==> flow/design.v <==
`timescale 1ns/1ps
`default_nettype none
module stream_extend_from_xy #(
  parameter integer WIDTH  = 430,
  parameter integer HEIGHT = 554,
  parameter [7:0]   DUMMY  = 8'h00
)(
  input  wire        clk,
  input  wire        rst_n,
  input  wire        in_valid,
  input  wire [7:0]  in_pixel,
  input  wire [31:0] in_x,
  input  wire [31:0] in_y,
  output reg         out_valid,
  output reg  [7:0]  out_pixel,
  output reg         done
);
  localparam integer LINE_W = WIDTH + 1;
  reg pending_dummy_col;
  reg pending_dummy_row;
  reg [31:0] dummy_row_cnt;
  reg saw_last_pixel;
  reg        buf_valid;
  reg [7:0]  buf_pixel;
  reg [31:0] buf_x;
  reg [31:0] buf_y;
  wire        src_valid = buf_valid | in_valid;
  wire [7:0]  src_pixel = buf_valid ? buf_pixel : in_pixel;
  wire [31:0] src_x     = buf_valid ? buf_x     : in_x;
  wire [31:0] src_y     = buf_valid ? buf_y     : in_y;
  wire        src_from_buf = buf_valid;
  always @(posedge clk or negedge rst_n) begin
    if(!rst_n) begin
      out_valid <= 1'b0;
      out_pixel <= DUMMY;
      done      <= 1'b0;
      pending_dummy_col <= 1'b0;
      pending_dummy_row <= 1'b0;
      dummy_row_cnt     <= 0;
      saw_last_pixel    <= 1'b0;
      buf_valid <= 1'b0;
      buf_pixel <= 8'h00;
      buf_x     <= 0;
      buf_y     <= 0;
    end else begin
      out_valid <= 1'b0;
      done      <= 1'b0;
      if(in_valid && !buf_valid && (pending_dummy_col || pending_dummy_row)) begin
        buf_valid <= 1'b1;
        buf_pixel <= in_pixel;
        buf_x     <= in_x;
        buf_y     <= in_y;
      end
      if(pending_dummy_col) begin
        out_valid <= 1'b1;
        out_pixel <= DUMMY;
        pending_dummy_col <= 1'b0;
        if(saw_last_pixel) begin
          pending_dummy_row <= 1'b1;
          dummy_row_cnt     <= 0;
        end
      end
      else if(pending_dummy_row) begin
        out_valid <= 1'b1;
        out_pixel <= DUMMY;
        if(dummy_row_cnt == (LINE_W-1)) begin
          pending_dummy_row <= 1'b0;
          done <= 1'b1;
        end else begin
          dummy_row_cnt <= dummy_row_cnt + 1;
        end
      end
      else if(src_valid) begin
        out_valid <= 1'b1;
        out_pixel <= src_pixel;
        if(src_from_buf) begin
          buf_valid <= 1'b0;
        end
        if(src_x == (WIDTH-1)) begin
          pending_dummy_col <= 1'b1;
        end
        if((src_x == (WIDTH-1)) && (src_y == (HEIGHT-1))) begin
          saw_last_pixel <= 1'b1;
        end
      end
    end
  end
endmodule
`default_nettype wire
======== Reports on stream_extend_from_xy ========
What the tools print for stream_extend_from_xy, step after step.
Lines are those of the file above, counted from 1.
Cell names lack the library's common part.
A cell with - has no value.
set-up
  design top .............................. stream_extend_from_xy
  clock input ............................. clk
  cell library ............................ sky130hd
  library corner .......................... tt_025C_1v80

======== Word level ========
Yosys after proc, flatten, opt, wreduce and memory -nomap, before mapping. Memory bits, and registers merged into a memory's read port (data or address), are not among the register bits. Print and check cells are not counted. Equal cells are merged and count once.
storage and ports
  word-level cells ........................ 58
  output and inout bits ................... 10
  input bits .............................. 75
  register bits ........................... 118
operators by class
  add/sub/neg operators ................... 1
  equality and inequality tests ........... 5
  mux-type cells .......................... 29
  bitwise operators ....................... 3
  reduce/logical cells .................... 9
operators with widths
  kind                                                                      count
  32-bit 2-to-1 mux                                                         6
  32-bit by 9-bit equality test with 1-bit output (second input constant)   2
  32-bit by 1-bit adder with 32-bit output (second input constant)          1
  32-bit by 10-bit equality test with 1-bit output (second input constant)  1
  8-bit 2-to-1 mux                                                          4
  1-bit 2-to-1 mux                                                          19
  4-bit AND reduction                                                       1
  1-bit logical AND                                                         3
  3-bit AND reduction                                                       1
  3-bit nonzero test                                                        1
  1-bit NOT                                                                 2
  2-bit by 1-bit inequality test with 1-bit output (second input constant)  1
  2-bit inequality test (second input constant)                             1
  2-bit nonzero test                                                        1
  1-bit OR                                                                  1
  1-bit logical OR                                                          1
  1-bit logical NOT                                                         1

======== Longest topological paths ========
Depth = most cells in a row (Yosys ltp): at word level without a register or memory, in the mapped netlist without a sequential cell, where the memories' decode and read muxes count.
logic depth
  depth after elaboration ................. 8
  ABC_AREA ................................ 0
  depth in mapped cells ................... 9
  mapped depth without buffers ............ 7

======== Synthesis result ========
Source: synth_stat.txt of the flow (Yosys; design flattened, memories mapped). It holds for the ABC_AREA given above (unset counts as 0); a run with the other value may have another netlist.
mapped netlist
  flip-flops .............................. 118
  buffers ................................. 21
  area of sequential cells ................ 2952.8 µm²
  synthesis area .......................... 5442.7 µm²
  mapped cells ............................ 471
cells by type
  cell      count  total area (µm²)
  dfrtp_1   118    2.95E+03
  mux2_2    73     822.038
  nor2_1    43     161.405
  nor4_1    25     156.4
  nand4_1   23     143.888
  nand2_1   28     105.101
  mux2i_1   10     100.096
  a21oi_1   17     85.082
  xor2_1    9      78.826
  o21ai_0   13     65.062
  nor4b_1   7      61.309
  nand3_1   12     60.058
  nor4bb_1  6      60.058
  buf_2     10     50.048
  or3_1     8      50.048
  xnor2_1   5      43.792
  nor3_1    8      40.038
  clkbuf_1  8      30.029
Other cell types: 27; their cells: 48.

======== Timing after synthesis ========
Source: OpenSTA report_checks on the synthesized netlist (no wires, ideal clock, input and output delay 20% of the period each), path of least setup slack; recovery checks are left aside. Register names are those of the netlist, which keeps one name where synthesis merged equal registers.
timing post-synthesis
  path type ............................... reg-to-reg
  from .................................... register dummy_row_cnt[0]
  to ...................................... register dummy_row_cnt[4]
  arrival time ............................ 1.669 ns
  path buffers ............................ 1
  slack ................................... 1.165 ns
  period .................................. 2.96 ns
  data required time ...................... 2.834 ns
  driving pins on the path ................ 9
  time at the first pin ................... 0.000 ns
  setup time .............................. 0.126 ns
  path delay .............................. 1.795 ns
  synthesis period reached ................ 1.795 ns
"path delay" is the arrival time less input delay plus setup time.
"driving pins on the path": output pins that drive a net of the path, with the launching flip-flop's if there is one; two outputs of one cell count as two.
"synthesis period reached" = period - worst setup slack (recovery checks aside). The figure is calculated, with input and output delays left at 20% of the set period.
The rows between start and end are the longest chain of elaborated cells between them; the timing report does not say that the signal goes this way. Where chains are equally long, one stands for them.
A line is the first line of the expression or statement that the cell stems from. Yosys adds cells for indexed reads and writes and turns some case tables into memories.
At most two assigning lines are given for a register; there are more.
on the way, post-synthesis
  path through ............................ dfrtp_1 inv_1 ha_1 nor4b_1 nand4_1 o21ai_2 buf_2 nor4_1 a221o_1
  length of the longest elaborated chain .. 4
  elaborated cells between the ends (all ways) .. 7
  source lines of those cells ............. 4
  classes of those cells .................. 1 x add/sub; 2 x eq/ne; 3 x mux; 1 x reduce/logical
ends and longest elaborated chain, post-synthesis
  what                                      RTL line  text
  from (decl)                               21        reg [31:0] dummy_row_cnt;
  from (assign)                             39        dummy_row_cnt     <= 0;
  from (assign)                             70        dummy_row_cnt <= dummy_row_cnt + 1;
  32-bit by 1-bit adder with 32-bit output  70
  32-bit 2-to-1 mux                         66        if(dummy_row_cnt == (LINE_W-1)) begin
  32-bit 2-to-1 mux                         63        else if(pending_dummy_row) begin
  32-bit 2-to-1 mux                         54        if(pending_dummy_col) begin
  to (assign)                               60        dummy_row_cnt     <= 0;
  to (assign)                               70
  to (decl)                                 21

======== Timing after layout ========
From the final timing report of flow run A: the path of least setup slack in the routed layout; clock arrival at registers is part of the times.
timing post-layout
  path type ............................... reg-to-reg
  from .................................... register dummy_row_cnt[0]
  to ...................................... register dummy_row_cnt[5]
  slack ................................... 0.43 ns
  arrival time ............................ 2.34 ns
  data required time ...................... 2.77 ns
  setup time .............................. 0.12 ns
  driving pins on the path ................ 9
  time at the first pin ................... 0.41 ns
  path buffers ............................ 1
  period .................................. 2.48 ns
The rows between start and end are the longest chain of elaborated cells between them; the timing report does not say that the signal goes this way. Where chains are equally long, one stands for them.
At most two assigning lines are given for a register; there are more.
on the way, post-layout
  path through ............................ dfrtp_1 inv_1 ha_1 nor4b_1 nand4_1 o21ai_2 buf_4 nor4_1 a221o_1
  length of the longest elaborated chain .. 4
  elaborated cells between the ends (all ways) .. 7
  source lines of those cells ............. 4
  classes of those cells .................. 1 x add/sub; 2 x eq/ne; 3 x mux; 1 x reduce/logical
ends and longest elaborated chain, post-layout
  what                                      RTL line  text
  from (decl)                               21        reg [31:0] dummy_row_cnt;
  from (assign)                             39        dummy_row_cnt     <= 0;
  from (assign)                             70        dummy_row_cnt <= dummy_row_cnt + 1;
  32-bit by 1-bit adder with 32-bit output  70
  32-bit 2-to-1 mux                         66        if(dummy_row_cnt == (LINE_W-1)) begin
  32-bit 2-to-1 mux                         63        else if(pending_dummy_row) begin
  32-bit 2-to-1 mux                         54        if(pending_dummy_col) begin
  to (assign)                               60        dummy_row_cnt     <= 0;
  to (assign)                               70
  to (decl)                                 21

## Implementation results

Stored flow runs of stream_extend_from_xy (2 of them; Yosys, OpenROAD, sky130hd). They differ in their settings and are not a sequence. Constraints: input delay and output delay 20% of the set period each, output load 0.01 pF.
"worst setup path time (ns)" = time allowed to the worst setup path (clock period - input delay - output delay, where it has them) - its slack; a late launch clock adds to it, a late capture clock takes from it.

Flow files of flow run A
==> flow/run.sh <==
#!/bin/bash
# the make line also repeats the synthesis and layout settings of config.mk as NAME=value (left out here)
make -C /OpenROAD-flow-scripts/flow DESIGN_CONFIG=/design/flow/config.mk WORK_HOME=/design/flow/orfs CLKGATE_MAP_FILE= finish
==> flow/config.mk <==
export PLATFORM = sky130hd
export DESIGN_NAME = stream_extend_from_xy
export DESIGN_NICKNAME = stream_extend_from_xy
export VERILOG_FILES = /design/flow/design.v
export SDC_FILE = /design/flow/constraint.sdc
export NUM_CORES = 4
export LEC_CHECK = 0
export ABC_AREA = 0
export CAP_MARGIN = 20
export CORE_MARGIN = 2
export CORE_UTILIZATION = 19
export CTS_CLUSTER_DIAMETER = 55
export HOLD_SLACK_MARGIN = 0.06
export MAX_ROUTING_LAYER = met5
export PLACE_DENSITY_LB_ADDON = 0.16
export SLEW_MARGIN = 15
==> flow/constraint.sdc <==
create_clock -name core_clock -period 2.48 [get_ports {clk}]
set_input_delay 0.4960 -clock core_clock [delete_from_list [all_inputs] [get_ports {clk}]]
set_output_delay 0.4960 -clock core_clock [all_outputs]
set_load 0.01 [all_outputs]

report of flow run A
yosys chip area after synthesis (um^2): 5442.7
finish__design__die__area: 30015.6
finish__design__instance__utilization: 0.2648
finish__timing__setup__ws: 0.435
finish__timing__hold__ws: 0.500
worst setup path time (ns): 2.05
worst setup path kind: reg-to-reg

Flow files of flow run B
==> flow/run.sh <==
#!/bin/bash
# the make line also repeats the synthesis and layout settings of config.mk as NAME=value (left out here)
make -C /OpenROAD-flow-scripts/flow DESIGN_CONFIG=/design/flow/config.mk WORK_HOME=/design/flow/orfs CLKGATE_MAP_FILE= finish
==> flow/config.mk <==
export PLATFORM = sky130hd
export DESIGN_NAME = stream_extend_from_xy
export DESIGN_NICKNAME = stream_extend_from_xy
export VERILOG_FILES = /design/flow/design.v
export SDC_FILE = /design/flow/constraint.sdc
export NUM_CORES = 4
export LEC_CHECK = 0
export CAP_MARGIN = 20
export CORE_MARGIN = 2
export CORE_UTILIZATION = 40
export SETUP_SLACK_MARGIN = 0.13
export SLEW_MARGIN = 20
==> flow/constraint.sdc <==
create_clock -name core_clock -period 2.28 [get_ports {clk}]
set_input_delay 0.4560 -clock core_clock [delete_from_list [all_inputs] [get_ports {clk}]]
set_output_delay 0.4560 -clock core_clock [all_outputs]
set_load 0.01 [all_outputs]

report of flow run B
yosys chip area after synthesis (um^2): 5442.7
finish__design__die__area: 14556.4
finish__design__instance__utilization: 0.5439
finish__timing__setup__ws: 0.288
finish__timing__hold__ws: 0.024
worst setup path time (ns): 1.99
worst setup path kind: reg-to-reg
